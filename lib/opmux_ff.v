==> flow/design.v <==
`timescale 1ns/100ps
module opmux_ff #(
  parameter DEBUG = 1,
  parameter RF_STREAM_WIDTH = 16,
  parameter NET_STREAM_WIDTH = 1
) (
  clk,             
  rf_portA,        
  rf_portB,        
  net_stream,      
  confSig,         
  confLoad,        
  ceOut,           
  opnX,            
  opnY,            
  dbg_clk_enable,      
  dbg_conf_reg,        
  dbg_opnX_reg_in,     
  dbg_opnY_reg_in      
);
localparam OPMUX_CONF_WIDTH = 3;
localparam OPMUX_A_OP_B   = 3'd0,        
           OPMUX_A_FOLD_1 = 3'd1,        
           OPMUX_A_FOLD_2 = 3'd2,        
           OPMUX_A_FOLD_3 = 3'd3,        
           OPMUX_A_FOLD_4 = 3'd4,        
           OPMUX_A_OP_NET = 3'd5,        
           OPMUX_0_OP_B   = 3'd6,        
           OPMUX_A_OP_0   = 3'd7;        
  localparam dbg_yn = DEBUG ? "yes" : "no";      
  localparam                  OPN_WIDTH = RF_STREAM_WIDTH;     
  localparam [OPN_WIDTH-1:0]  ZEROS = 0;        
  input                           clk;
  input   [RF_STREAM_WIDTH-1:0]   rf_portA;
  input   [RF_STREAM_WIDTH-1:0]   rf_portB;
  input   [NET_STREAM_WIDTH-1:0]  net_stream;     
  input   [OPMUX_CONF_WIDTH-1:0]  confSig;        
  input                           confLoad;
  input                           ceOut;
  output  [OPN_WIDTH-1:0]         opnX;
  output  [OPN_WIDTH-1:0]         opnY;
  input                          dbg_clk_enable;
  (* dont_touch = dbg_yn, mark_debug = dbg_yn *)
  output [OPMUX_CONF_WIDTH-1:0]  dbg_conf_reg;
  output [OPN_WIDTH-1:0]         dbg_opnX_reg_in;
  output [OPN_WIDTH-1:0]         dbg_opnY_reg_in;
  (* extract_enable = "yes" *)
  reg  [OPMUX_CONF_WIDTH-1:0]  conf_reg = 0;      
  wire local_ce;       
  always @(posedge clk) begin
    if(confLoad && local_ce)     
        conf_reg <= confSig;     
    else
        conf_reg <= conf_reg;    
  end
  (* extract_enable = "yes" *)
  reg  [OPN_WIDTH-1:0]  opnX_reg = 0,      
                        opnY_reg = 0;
  wire [OPN_WIDTH-1:0]  muxX_out;
  wire [OPN_WIDTH-1:0]  muxY_out;
  function automatic [OPN_WIDTH-1:0] mux_X;
    input [OPN_WIDTH-1:0]         _A;
    input [OPMUX_CONF_WIDTH-1:0]  _select;
    if(_select==OPMUX_0_OP_B)  mux_X = ZEROS;
    else mux_X = _A;
  endfunction
  assign muxX_out = mux_X(rf_portA, conf_reg);
  always @(posedge clk) begin
    if(ceOut && local_ce)      
      opnX_reg <= muxX_out;    
    else
      opnX_reg <= opnX_reg;    
  end
  assign opnX = opnX_reg;          
  generate if(!(RF_STREAM_WIDTH==16)) AK_ASSERT___Fail  Failed(); endgenerate    
  function automatic [OPN_WIDTH-1:0] mux_Y;
    input [OPN_WIDTH-1:0]         _A;
    input [OPN_WIDTH-1:0]         _B;
    input [NET_STREAM_WIDTH-1:0]  _net;
    input [OPMUX_CONF_WIDTH-1:0]  _select;
    reg [OPN_WIDTH-1:0] _foldA_1;
    reg [OPN_WIDTH-1:0] _foldA_2;
    reg [OPN_WIDTH-1:0] _foldA_3;
    reg [OPN_WIDTH-1:0] _foldA_4;
    reg [OPN_WIDTH-1:0] _net_comb;
    localparam HALF    = OPN_WIDTH/2,
               QUART   = OPN_WIDTH/4,
               HQUART  = OPN_WIDTH/8,      
               HHQUART = OPN_WIDTH/16;     
    begin
      _foldA_1  = {ZEROS[HALF +: HALF],          _A[HALF +: HALF]};         
      _foldA_2  = {ZEROS[QUART +: QUART*3],      _A[QUART +: QUART]};       
      _foldA_3  = {ZEROS[HQUART +: HQUART*7],    _A[HQUART +: HQUART]};     
      _foldA_4  = {ZEROS[HHQUART +: HHQUART*15], _A[HHQUART +: HHQUART]};   
      _net_comb = {ZEROS[OPN_WIDTH-1:NET_STREAM_WIDTH], _net};              
      (* full_case, parallel_case *)
      case (_select)
        OPMUX_A_OP_B   : mux_Y = _B; 
        OPMUX_A_FOLD_1 : mux_Y = _foldA_1; 
        OPMUX_A_FOLD_2 : mux_Y = _foldA_2; 
        OPMUX_A_FOLD_3 : mux_Y = _foldA_3; 
        OPMUX_A_FOLD_4 : mux_Y = _foldA_4; 
        OPMUX_A_OP_NET : mux_Y = _net_comb; 
        OPMUX_0_OP_B   : mux_Y = _B; 
        OPMUX_A_OP_0   : mux_Y = ZEROS;        
        default        : mux_Y = _B; 
      endcase
    end
  endfunction
  assign muxY_out = mux_Y(rf_portA, rf_portB, net_stream, conf_reg);
  always @(posedge clk) begin
    if(ceOut && local_ce)      
      opnY_reg <= muxY_out;    
    else
      opnY_reg <= opnY_reg;    
  end
  assign opnY = opnY_reg;      
  generate
    if(DEBUG) begin
      assign local_ce = dbg_clk_enable;
      assign dbg_conf_reg = conf_reg;
      assign dbg_opnX_reg_in = muxX_out;
      assign dbg_opnY_reg_in = muxY_out;
    end else begin
      assign local_ce = 1;      
    end
  endgenerate
endmodule
# Tool chain data of opmux_ff
# Tool output for the design above, in the order of the flow.
# Line numbers count from 1 in the design file above.
# Operators: Yosys type, input widths -> output width; for muxes data width and select width s.
# Cell names lack the library's common part.
# The mark - stands for no value.
# setup
top_module	opmux_ff
clock	clk
library	sky130hd
corner	tt_025C_1v80

# Word level
# Source: Yosys, flattened and elaborated, memories not mapped. Widths are those after wreduce. Registers that Yosys merges into a memory's read port (data or address) are not register bits. Print and check cells do not count. Equal cells are merged and count once.
# word_totals
register_bits	35
out_inout_bits	67
wordCells	16
# classes
eq_ne	7
n_mux	2
n_reduce_logical	4
# op_table
operator	n
$pmux 16 s7	1
$mux 16	1
$eq 3x3->1 const B	4
$eq 3x2->1 const B	2
$eq 3x1->1 const B	1
$logic_not 3->1	1
$logic_and 1x1->1	2
$reduce_or 2->1	1

# Longest topological paths
# Depth = most cells in a row (Yosys ltp): at word level without a register or memory, in the mapped netlist without a sequential cell, where the memories' decode and read muxes count.
# depth
word_depth	3
ABC_AREA	1
ltp_mapped	6
ltp_nobuf	5

# Mapped cells and area
# The flow's flattened synthesis, as Yosys stat reports it; memories are mapped. The netlist is that of the ABC_AREA named above (0 if unset); the other value can give another one.
# Totals and module areas in this step are rounded.
# by_type
cell	n	area_total_um2
edfxtp_1	35	1.05E+03
inv_1	29	108.854
nor2_1	28	105.101
nand2_1	17	63.811
nand4_1	4	25.024
buf_6	2	22.522
nor3_4	1	16.266
nand3_1	3	15.014
o211ai_1	2	15.014
o21ai_1	3	15.014
nand2_4	1	11.261
nand3_2	1	10.01
o21ai_2	1	8.758
inv_2	2	7.507
inv_4	1	6.256
nand2_2	1	6.256
# mapped
mapped_cells	131
synth_area_um2	1490
seqArea_um2	1050
ffs	35
buf_cells	2

# Timing after synthesis
# Path of least setup slack by OpenSTA after synthesis, without wires, with an ideal clock, recovery checks aside; 20% of the period is set as input and as output delay. Where synthesis merged equal registers, the netlist keeps one of their names.
# synth_timing
path_kind	reg2out
startpoint	reg conf_reg[1]
endpoint	out dbg_opnY_reg_in[10]
clock_period_ps	1850
t_first_pin_ps	0
arrival_time_ps	1163
t_required_ps	1480
setup_slack_ps	317
path_delay_ps	1163
stages	7
n_path_buf	1
period_less_setup_slack_ps	1533
# "path_delay_ps" is the arrival time less input delay plus setup time.
# A path that ends at an output port has no setup time.
# "stages": output pins that drive a net of the path, with the launching flip-flop's if there is one; two outputs of one cell count as two.
# "period_less_setup_slack_ps" is the clock period less the worst setup slack; recovery checks do not enter. This is arithmetic on one report: input and output delays are still those of the set period (20% each).
# The rows between start and end are the longest chain of elaborated cells between them; the timing report does not say that the signal goes this way. Where chains are equally long, one stands for them.
# Each line given opens the expression or statement behind the cell; cells for indexed reads and writes are added by Yosys, which also makes memories of some case tables.
# synth_via
cell_sequence	edfxtp_1 -> buf_6 -> nor2_1 -> nand2_2 -> nand2_4 -> inv_4 -> nor2_1
elab_chain_cells	3
# synth_rtl
item	line	rtl
start, declared	48	reg  [OPMUX_CONF_WIDTH-1:0]  conf_reg = 0;
start, assigned	52	conf_reg <= confSig;
start, assigned	54	conf_reg <= conf_reg;
$eq 3x3->1	97	case (_select)
$reduce_or 2->1	-
$pmux 16 s7	97
end, declared	46	output [OPN_WIDTH-1:0]         dbg_opnY_reg_in;

# Timing after layout
# Path of least setup slack in the final report of run 2 (OpenROAD, finished layout, wires in). Where an end is a register, its clock arrival counts in the times.
# The path's times are printed in steps of 10 ps; the period is the one set.
# layout_timing
path_kind	reg2out
startpoint	reg conf_reg[0]
endpoint	out dbg_opnY_reg_in[3]
clock_period_ps	1710
t_first_pin_ps	270
arrival_time_ps	1570
t_required_ps	1370
setup_slack_ps	-200
stages	9
n_path_buf	3
# The rows between start and end are the longest chain of elaborated cells between them; the timing report does not say that the signal goes this way. Where chains are equally long, one stands for them.
# layout_via
cell_sequence	edfxtp_1 -> buf_4 -> nor2_4 -> nand2_2 -> nand2_4 -> buf_6 -> nand2_1 -> o211ai_1 -> buf_2
elab_chain_cells	3
# layout_rtl
item	line	rtl
start, declared	48	reg  [OPMUX_CONF_WIDTH-1:0]  conf_reg = 0;
start, assigned	52	conf_reg <= confSig;
start, assigned	54	conf_reg <= conf_reg;
$eq 3x3->1	97	case (_select)
$reduce_or 2->1	-
$pmux 16 s7	97
end, declared	46	output [OPN_WIDTH-1:0]         dbg_opnY_reg_in;

# Stored flow runs of opmux_ff (2 of them; Yosys, OpenROAD, sky130hd). They differ in their settings and are not a sequence. Constraints: input delay and output delay 20% of the set period each, output load 0.01 pF.
# "achieved_clock_period_ps" = clock period - worst setup slack. The figure is calculated, with input and output delays left at 20% of the set period.
# "worst_setup_path_time_ps" is the time allowed to the run's worst setup path (the clock period less input and output delay, where it has them) less its slack. Clock arrival times count: a late capture clock shortens it, a late launch clock lengthens it.
# "power.total_mw" is the tool's figure for a default switching activity; nothing was simulated.
# "worst_setup_path_time_ps" is given in steps of 10 ps.
# The measured numbers are rounded.
# Among the settings, - means not set for that run.
# A result given as - is not shown for that run.
run	period_ns	CORE_UTILIZATION	SETUP_SLACK_MARGIN	PLACE_DENSITY	HOLD_SLACK_MARGIN	CELL_PAD_IN_SITES_DETAIL_PLACEMENT	TNS_END_PERCENT	GPL_TIMING_DRIVEN	CTS_CLUSTER_DIAMETER	CAP_MARGIN	CORE_MARGIN	SLEW_MARGIN	PLACE_DENSITY_LB_ADDON	CELL_PAD_IN_SITES_GLOBAL_PLACEMENT	ABC_AREA	CTS_CLUSTER_SIZE	synthesis_area_um2	design.die.area_um2	final_stdcell_area_um2	finalUtil_pct	ws_setup_ps	fin_tns_ps	fin_hold_ws_ps	power.total_mw	achieved_clock_period_ps	worst_setup_path_time_ps	worst_path_kind
run 1	1.71	28	-0.13	0.86	0.22	2	100	0	203	20	2	20	-	-	-	-	-	-	-	-	-	-	-	-	-	-	-
run 2	1.71	31	0.24	-	-	-	5	1	267	20	2	5	0.23	1	1	22	1490	5370	2830	60.6	-198	-2100	618	2.03	1908	1570	reg2out
# Run 1: incomplete, routing halted on DPL-0033
